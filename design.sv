==> flow/design.v <==
module half_adder_s(
    input a,b,
    output sum, carry
);
    assign sum = a ^ b;
      assign carry = a & b;
endmodule
module full_adder(input a, b, cin, output sum, carry_out);
  wire f_sum,f_carry,sec_sum,sec_carry;
  half_adder_s aaaa(a,b,f_sum,f_carry);
  half_adder_s uuat(f_sum, cin, sec_sum,
               	sec_carry);
  assign sum = sec_sum;
  assign carry_out = f_carry | sec_carry;
endmodule
module flipFlopD_rise(input D, input clk, output reg Q);
    always @(posedge clk) begin
        Q <= D;
    end
endmodule
module flipFlopDivider_2(input clk, output out_d);
    reg k = 0;
    flipFlopD_rise ff1 (
        .D(k),
        .clk(clk),
        .Q(out_d)
    );
    always @(posedge clk) begin
        k <= ~k;  
    end
endmodule
module flipFlop_counter_4b(input clk, output [3:0] stor);
    wire fpa_w, fpb_w, fpc_w, fpd_w;
    flipFlopDivider_2 fpA(
        .clk(clk),
        .out_d(fpa_w)
    );
    assign stor[0] = ~fpa_w;
    flipFlopDivider_2 fpB(
        .clk(fpa_w),
        .out_d(fpb_w)
    );
    assign stor[1] = ~fpb_w;
    flipFlopDivider_2 fpC(fpb_w, fpc_w);
    assign stor[2] = ~fpc_w;
    flipFlopDivider_2 fpD (fpc_w, fpd_w);
    assign stor[3] = ~fpd_w;
endmodule
module flipFlop_storage_4b(input set, input [3:0] origin, output [3:0] dest);
    flipFlopD_rise fp_A(.clk(set), .D(origin[0]), .Q(dest[0]));
    flipFlopD_rise fp_B(.clk(set), .D(origin[1]), .Q(dest[1]));
    flipFlopD_rise fp_C(.clk(set), .D(origin[2]), .Q(dest[2]));
    flipFlopD_rise fp_D(.clk(set), .D(origin[3]), .Q(dest[3]));
endmodule
module flipFlop_counter_with_storage_4b(input clk, input save,
                        output [3:0] counter, output [3:0] storage_counter);
    flipFlop_counter_4b cnt_fp(.clk(clk), .stor(counter));
    flipFlop_storage_4b storage_er(.set(save),.origin(counter),.dest(storage_counter));
endmodule
module divide_2_flipFlop_counter_with_storage_4b(input clk, input save,
                        output [3:0] counter, output [3:0] storage_counter);
    wire divided_clock;
    flipFlopDivider_2 divider(clk, divided_clock);
    flipFlop_counter_with_storage_4b stuff(divided_clock, save, counter, storage_counter);
endmodule
module timer(clk,reset,count, done);
  parameter trigger = 7;
  input clk,reset;
  output reg [3:0] count;
  output reg done;
  always@(posedge clk) 
  begin
    if(reset) begin 
      count <= 0;
      done <= 0;
    end
    else if (count == trigger )
        done <= 1;
    else      
      count <= count + 1;
  end
endmodule :timer
module fsm_traffic_light(input clk, input button, output reg [2:0] lights);
parameter SIZE = 3;
parameter GREEN = 3'b111; parameter WAITING_R = 3'b010; parameter RED = 3'b000;
reg [SIZE:-1] state;
reg resettimer; reg [3:0] _; reg timerDone;
timer eggtimer(clk,button,_, timerDone);
always @ (posedge clk) begin
    case (state)
        WAITING_R: begin
            lights <= WAITING_R;  
            if (timerDone) begin
                state <= GREEN;
                resettimer <= 1;
            end
            else resettimer <= 0;
            end
        RED: begin 
            lights <= RED; 
            if (button) begin
                state <= WAITING_R;
                resettimer <= 1;
            end
        end
        GREEN: begin
            lights <= GREEN; 
            if (timerDone & ~resettimer) begin
                state <= RED;
            end
            else resettimer <= 0;
        end
        default: state <= RED;
    endcase
end
endmodule
module simple_traffic_light_fsm(input clk, input button, output reg [2:0] lights);
parameter SIZE = 3;
parameter GREEN = 3'b111; parameter WAITING_R = 3'b010; parameter RED = 3'b000;
reg [SIZE:-1] state;
always @ (posedge clk) begin
    case(state)
            RED: begin 
                lights <= RED; 
                if (button) begin
                    state <= GREEN;
                end
            end
            GREEN: begin
                lights <= GREEN; 
                if (~button) begin 
                    state <= RED;
                end
            end
            default: state <= RED;
        endcase
end
endmodule
module onehot_bcd_encoder(input [9:0] switch, output [3:0] y, output idle);
	assign y = (switch == 10'b0000_0000_01) ? 4'b0000 :
          	(switch == 10'b0000_0000_10) ? 4'b0001 :
          	(switch == 10'b0000_0001_00) ? 4'b0010 :
          	(switch == 10'b0000_0010_00) ? 4'b0011 :
          	(switch == 10'b0000_0100_00) ? 4'b0100 :
          	(switch == 10'b0000_1000_00) ? 4'b0101 :
          	(switch == 10'b0001_0000_00) ? 4'b0110 :
          	(switch == 10'b0010_0000_00) ? 4'b0111 :
          	(switch == 10'b0100_0000_00) ? 4'b1000 :
          	(switch == 10'b1000_0000_00) ? 4'b1001 :
    	4'bxxxx;
endmodule
module displayer_i_guess(
  input [3:0] y,
  output [6:0] alphabet
);
  assign alphabet = (y == 4'b0000) ? 7'b1110111 :
                	(y == 4'b0001) ? 7'b0110000 :
                	(y == 4'b0010) ? 7'b1101101 :
                	(y == 4'b0011) ? 7'b1111001 :
                	(y == 4'b0100) ? 7'b0110010 :
                	(y == 4'b0101) ? 7'b1011011 :
                	(y == 4'b0110) ? 7'b1011111 :
                	(y == 4'b0111) ? 7'b1110000 :
                	(y == 4'b1000) ? 7'b1111111 :
                	(y == 4'b1001) ? 7'b1111011 :
                	7'b0000000;
endmodule
module alarm(input clk, input sens1, sens2, input rest, output reg occurence, output reg alarm_l);
  parameter QUIET = 3'b001;
  parameter OCCURRENCE = 3'b010;
  parameter ALARMING = 3'b100;
  reg [2:0] state; reg [2:0] toprintstate;
  always @ (posedge clk) begin
	case(state)
  	QUIET: begin
    	if (sens1 & sens2) begin
      	state <= ALARMING;
    	end else state <= QUIET;
     	 alarm_l <= 0;
    	occurence <= 0;
  	end
  	OCCURRENCE: begin
    	if (rest) begin
      	state <= QUIET;
    	end
    	else begin
      	if (sens1 & sens2) begin
        	state <= ALARMING;
      	end
    	end
     	 alarm_l <= 0;
    	occurence <= 1;
  	end
  	ALARMING:begin
    	if (~rest) begin
      	if (sens1 || sens2) begin
     		 state <= ALARMING;
      	end
      	else state <= OCCURRENCE;
    	end
    	else state <= QUIET;
     	 alarm_l <= 1;
    	occurence <= 1;
  	end
  	default: state <= QUIET;
	endcase
  end
endmodule
module mux_8_1(
    input [7:0][3:0] inp,
    input [2:0] sel,
    output [3:0] byebye
);
    assign byebye = (sel == 3'b000) ? inp[0] :
                    (sel == 3'b001) ? inp[1] :
                    (sel == 3'b010) ? inp[2] :
                    (sel == 3'b011) ? inp[3] :
                    (sel == 3'b100) ? inp[4] :
                    (sel == 3'b101) ? inp[5] :
                    (sel == 3'b110) ? inp[6] :
                    (sel == 3'b111) ? inp[7] :
                    4'b0000;  
endmodule
module clocked_mux_8_1(
    input wire clk,
    input wire [7:0][3:0] inp,
    input wire [2:0] sel,
    output reg [3:0] byebye
);
    always @(negedge clk) begin
        case (sel)
            3'b000: byebye <= inp[0];
            3'b001: byebye <= inp[1];
            3'b010: byebye <= inp[2];
            3'b011: byebye <= inp[3];
            3'b100: byebye <= inp[4];
            3'b101: byebye <= inp[5];
            3'b110: byebye <= inp[6];
            3'b111: byebye <= inp[7];
            default: byebye <= 4'b0000;  
        endcase
    end
endmodule
module demux_2_1(input clk,
    input [2:0] a,
    input sel,
    output reg [2:0] c1,
    output reg [2:0] c2
);
  always @(clk) begin
        case (sel)
            1'b0: begin
                c1 = a;
            end
            1'b1: begin
                c2 = a;
            end
        endcase
    end
endmodule
module summer_with_one_input(input clk, input control, input [2:0] a, output reg [3:0] c);
  reg [2:0] stored;
  reg [2:0] b;
  demux_2_1 j(clk,a,control,stored,b);
  always @(posedge clk) begin
    $display("%b ctrl %d stored and %d b %d sum",control, stored,b,c);
    case (control)
      1'b0: begin
        c = 13; 
      end
      1'b1:begin
        c = a + stored;
      end
    endcase
  end
endmodule
module demux_8_1(
    input clk,
    input [3:0] inp,
    input [2:0] sel,
    output reg [7:0][3:0] out 
);
    always @(*) begin
        case (sel)
            3'b000: out[0] <= inp;
            3'b001: out[1] <= inp;
            3'b010: out[2] <= inp;
            3'b011: out[3] <= inp;
            3'b100: out[4] <= inp;
            3'b101: out[5] <= inp;
            3'b110: out[6] <= inp;
            3'b111: out[7] <= inp;
        endcase
    end
endmodule
module instruction_decoder(input clk, input [7:0][3:0] inp, input [8:0] instruct, output wire  [7:0][3:0]out  );
    parameter DISPLAYING = 4'h1; parameter RECEIVING = 4'h0;
    reg [3:0] chosen_in; reg [3:0] current;
    reg [7:0][3:0]buffer ;
    reg demuxclk;
    reg [3:0] counter;
    reg [3:0] demux_buffer;
    reg[3:0] toprint; reg[3:0] next;
    initial begin
         counter = 2; demuxclk = 0; 
    end
    assign out = buffer;  
    mux_8_1 mux(inp,instruct[2:0],chosen_in);  
    demux_8_1 demux(clk, toprint, instruct[5:3], buffer);  
    always @(posedge clk) begin
        $display("x|%d: chosen_in  N%d=%d, next %d toprint %d chosen_ out %d=",
        counter, instruct[2:0], chosen_in, next, toprint, instruct[5:3], buffer[instruct[5:3]]);
        case (counter)
            RECEIVING: begin
                $display("beginning");
                toprint = next;
                next = chosen_in; 
                counter = instruct[8:6];
            end
            DISPLAYING: begin 
                counter = counter - 1;
                demuxclk = 1;
            end
            default: begin 
                counter = counter -1;
                demuxclk = 0;
            end
        endcase 
    end
endmodule
From RTL to reports: fsm_traffic_light
What the tools print for fsm_traffic_light, step after step. Lines are those of the file above, counted from 1. Operators carry their Yosys type and port widths (W data, S select, Z words). Not given: -

Design top: fsm_traffic_light. Clock port: clk. Standard-cell library: sky130hd. Timing corner: tt_025C_1v80.

Word-level counts
Counts by Yosys on the flattened word-level netlist (proc, flatten, opt, wreduce; memories kept). Register bits leave out memories and registers merged into their read ports (data or address). Print and check cells are left out. Cells with the same type and inputs are merged into one.

For eq/ne operators the number is 7. For bitwise gates (word level) the number is 2. Under add/subtract/negate cells stands 1. The entry for muxes and demuxes reads 9. For reductions and logical operators the number is 4.

Operator list (number): $pmux W5 S3 (1); $mux W5 (3); $pmux W3 S3 (1); $ne A2 B2 Y1 const B (3); $reduce_and A3 Y1 (2); $eq A5 B2 Y1 const B (1); $eq A5 B3 Y1 const B (1); $logic_not A5 Y1 (1); $add A4 B1 Y4 const B (1); $eq A4 B3 Y1 const B (1); $reduce_bool A3 Y1 (1); $pmux W1 S3 (1); $mux W1 (3); $ne A2 B1 Y1 const B (1); $and A1 B1 Y1 (1); $not A1 Y1 (1).

Output and inout port bits: 3. The entry for input bits reads 2. Under word-level cells stands 28. Flip-flop bits (word level): 14.

Logic depth
Depth = most cells in a row (Yosys ltp): at word level without a register or memory, in the mapped netlist without a sequential cell, where the memories' decode and read muxes count.

The entry for word-level depth reads 4. The entry for ABC_AREA reads 0. The figure for mapped depth is 4.

Synthesis result
Source: synth_stat.txt of the flow (Yosys; design flattened, memories mapped). It holds for the ABC_AREA given above (unset counts as 0); a run with the other value may have another netlist.

Under flip-flops stands 10. The entry for mapped area reads 526.8 µm². The figure for sequential part of the area is 250.2 µm². For cell count the number is 44. For buffers the number is 1.

Cell types: sky130_fd_sc_hd__edfxtp_1 (number 5, area in all 150.144 µm²); sky130_fd_sc_hd__dfxtp_1 (number 5, area in all 100.096 µm²); sky130_fd_sc_hd__ha_1 (number 7, area in all 87.584 µm²); sky130_fd_sc_hd__mux2_2 (number 2, area in all 22.522 µm²); sky130_fd_sc_hd__inv_1 (number 5, area in all 18.768 µm²); sky130_fd_sc_hd__nor2b_1 (number 3, area in all 18.768 µm²); sky130_fd_sc_hd__mux2_4 (number 1, area in all 15.014 µm²); sky130_fd_sc_hd__nand2b_1 (number 2, area in all 12.512 µm²); sky130_fd_sc_hd__or2_2 (number 2, area in all 12.512 µm²); sky130_fd_sc_hd__a21bo_2 (number 1, area in all 10.01 µm²); sky130_fd_sc_hd__and3b_2 (number 1, area in all 10.01 µm²); sky130_fd_sc_hd__mux2i_1 (number 1, area in all 10.01 µm²); sky130_fd_sc_hd__o21ba_2 (number 1, area in all 10.01 µm²); sky130_fd_sc_hd__a311oi_1 (number 1, area in all 8.758 µm²); sky130_fd_sc_hd__buf_4 (number 1, area in all 7.507 µm²); sky130_fd_sc_hd__o21bai_1 (number 1, area in all 7.507 µm²); sky130_fd_sc_hd__a31oi_1 (number 1, area in all 6.256 µm²); sky130_fd_sc_hd__a21oi_1 (number 1, area in all 5.005 µm²).

Not listed: further types 3, cells in them 3. The figures by module come from a second, unflattened synthesis with its own total; it is not the netlist above.

The figure for cells (unflattened synthesis) is 44. The entry for area total of the unflattened synthesis reads 535.5 µm².

Rows give one instance, submodules left out.

By module: fsm_traffic_light (cells 24, area 314.1 µm², times used 1); timer (cells 20, area 221.5 µm², times used 1).

Worst setup path after synthesis
OpenSTA on the mapped netlist: ideal clock, no wires. The path of least setup slack (recovery checks aside). Input and output delay are each 20% of the period. Register names are those of the netlist, which keeps one name where synthesis merged equal registers.

Kind: flip-flop to flip-flop. Start point: register state[-1]. End point: register state[-1]. For stages the number is 5. The entry for delay of the path reads 1418 ps. For period the number is 2560 ps. For path buffers the number is 0. For launch time at the first pin the number is 0 ps. The entry for path slack reads 1142 ps. For library setup time the number is 316 ps. For data arrival time the number is 1102 ps. For synthesis period reached the number is 1418 ps.

"delay of the path" = arrival - input delay + setup time. "stages": output pins that drive a net of the path, with the launching flip-flop's if there is one; two outputs of one cell count as two. "synthesis period reached" is the clock period less the worst setup slack; recovery checks do not enter. This is arithmetic on one report: input and output delays are still those of the set period (20% each). The rows between start and end are the longest chain of elaborated cells between them; the timing report does not say that the signal goes this way. Where chains are equally long, one stands for them. Each line given opens the expression or statement behind the cell; cells for indexed reads and writes are added by Yosys, which also makes memories of some case tables. A register here has more assigning lines than the two given. The path ends at the enable pin of a flip-flop; only ways to that pin are counted.

Cells stage by stage: sky130_fd_sc_hd__edfxtp_1 > sky130_fd_sc_hd__inv_1 > sky130_fd_sc_hd__ha_1 > sky130_fd_sc_hd__or2_2 > sky130_fd_sc_hd__a21oi_1. Under cells in the longest elaborated chain stands 3.

Ends and longest elaborated chain, after synthesis: start: declaration (RTL line 86) `reg [SIZE:-1] state;`; start: assignment (RTL line 94) `state <= GREEN;`; start: assignment (RTL line 102) `state <= WAITING_R;`; $eq A5 B2 Y1 (RTL line 90) `case (state)`; $ne A2 B1 Y1; $reduce_and A3 Y1; end: assignment (RTL line 94); end: assignment (RTL line 102); end: declaration (RTL line 86).

Timing after layout
Path of least setup slack in the final report of run 1 (OpenROAD, finished layout, wires in). Where an end is a register, its clock arrival counts in the times. The path's times are printed in steps of 10 ps; the period is the one set.

Kind: flip-flop to output port. Start point: register lights[0]. End point: output port lights[0]. The entry for path slack reads 630 ps. For stages the number is 2. The entry for external output delay reads 440 ps. For period the number is 2210 ps. For launch time at the first pin the number is 270 ps. For data arrival time the number is 1140 ps. For path buffers the number is 1.

A register here has more assigning lines than the two given.

Cells stage by stage: sky130_fd_sc_hd__edfxtp_1 > sky130_fd_sc_hd__clkdlybuf4s50_1. Under cells in the longest elaborated chain stands 0.

Ends and longest elaborated chain, after layout: start: declaration (RTL line 83) `module fsm_traffic_light(input clk, input button, output reg [2:0] lights);`; start: assignment (RTL line 92) `lights <= WAITING_R;`; start: assignment (RTL line 100) `lights <= RED;`; end: declaration (RTL line 83).

--- measured runs ---
Design fsm_traffic_light on sky130hd. What follows are 2 stored runs of the flow, each under its own settings; their order means nothing. The constraints put input and output delay at 20% of the set period each and load the outputs with 0.01 pF. "clock period reached" = clock period - worst setup slack. The figure is calculated, with input and output delays left at 20% of the set period. "time used up by the worst setup path": the worst setup path's part of the clock period (all of it between registers, 20% less for each end at a port) less its slack. A launch clock that arrives late makes it longer, a capture clock that arrives late makes it shorter. "total power of the final layout" rests on the timing tool's default activity at the inputs, not on a simulated workload. "time used up by the worst setup path" is given in steps of 10 ps.

Run 1 has these settings: period_ns 2.21; CORE_UTILIZATION 33; SETUP_SLACK_MARGIN 0.02; PLACE_DENSITY 0.91; CELL_PAD_IN_SITES_DETAIL_PLACEMENT 2; TNS_END_PERCENT 25; CTS_CLUSTER_SIZE 62; CTS_CLUSTER_DIAMETER 381; CAP_MARGIN 20; CORE_MARGIN 2; SLEW_MARGIN 20. The synthesis area is 526.8 µm². The die area is 1931.6 µm². The std-cell area (final layout) stands at 605.6 µm². The worst slack on setup checks is 625 ps. The measured final setup TNS is 0 ps. The smallest hold slack stands at 489 ps. The total power of the final layout reads 703.5 µW. The measured clock period reached is 1585 ps. The time used up by the worst setup path comes to 1140 ps. Worst setup path kind: flip-flop to output port.

Run 2 has these settings: period_ns 2.02; CORE_UTILIZATION 39; SETUP_SLACK_MARGIN 0.08; HOLD_SLACK_MARGIN 0.13; CORE_MARGIN 9; ABC_AREA 0; SLEW_MARGIN 20; CAP_MARGIN 20. The synthesis area is 526.8 µm². The die area is 2997.6 µm². The std-cell area (final layout) stands at 603.1 µm². The worst slack on setup checks is 475 ps. The measured final setup TNS is 0 ps. The smallest hold slack stands at 499 ps. The total power of the final layout reads 750.5 µW. The measured clock period reached is 1545 ps. The time used up by the worst setup path comes to 1540 ps. Worst setup path kind: flip-flop to flip-flop.
--- end ---
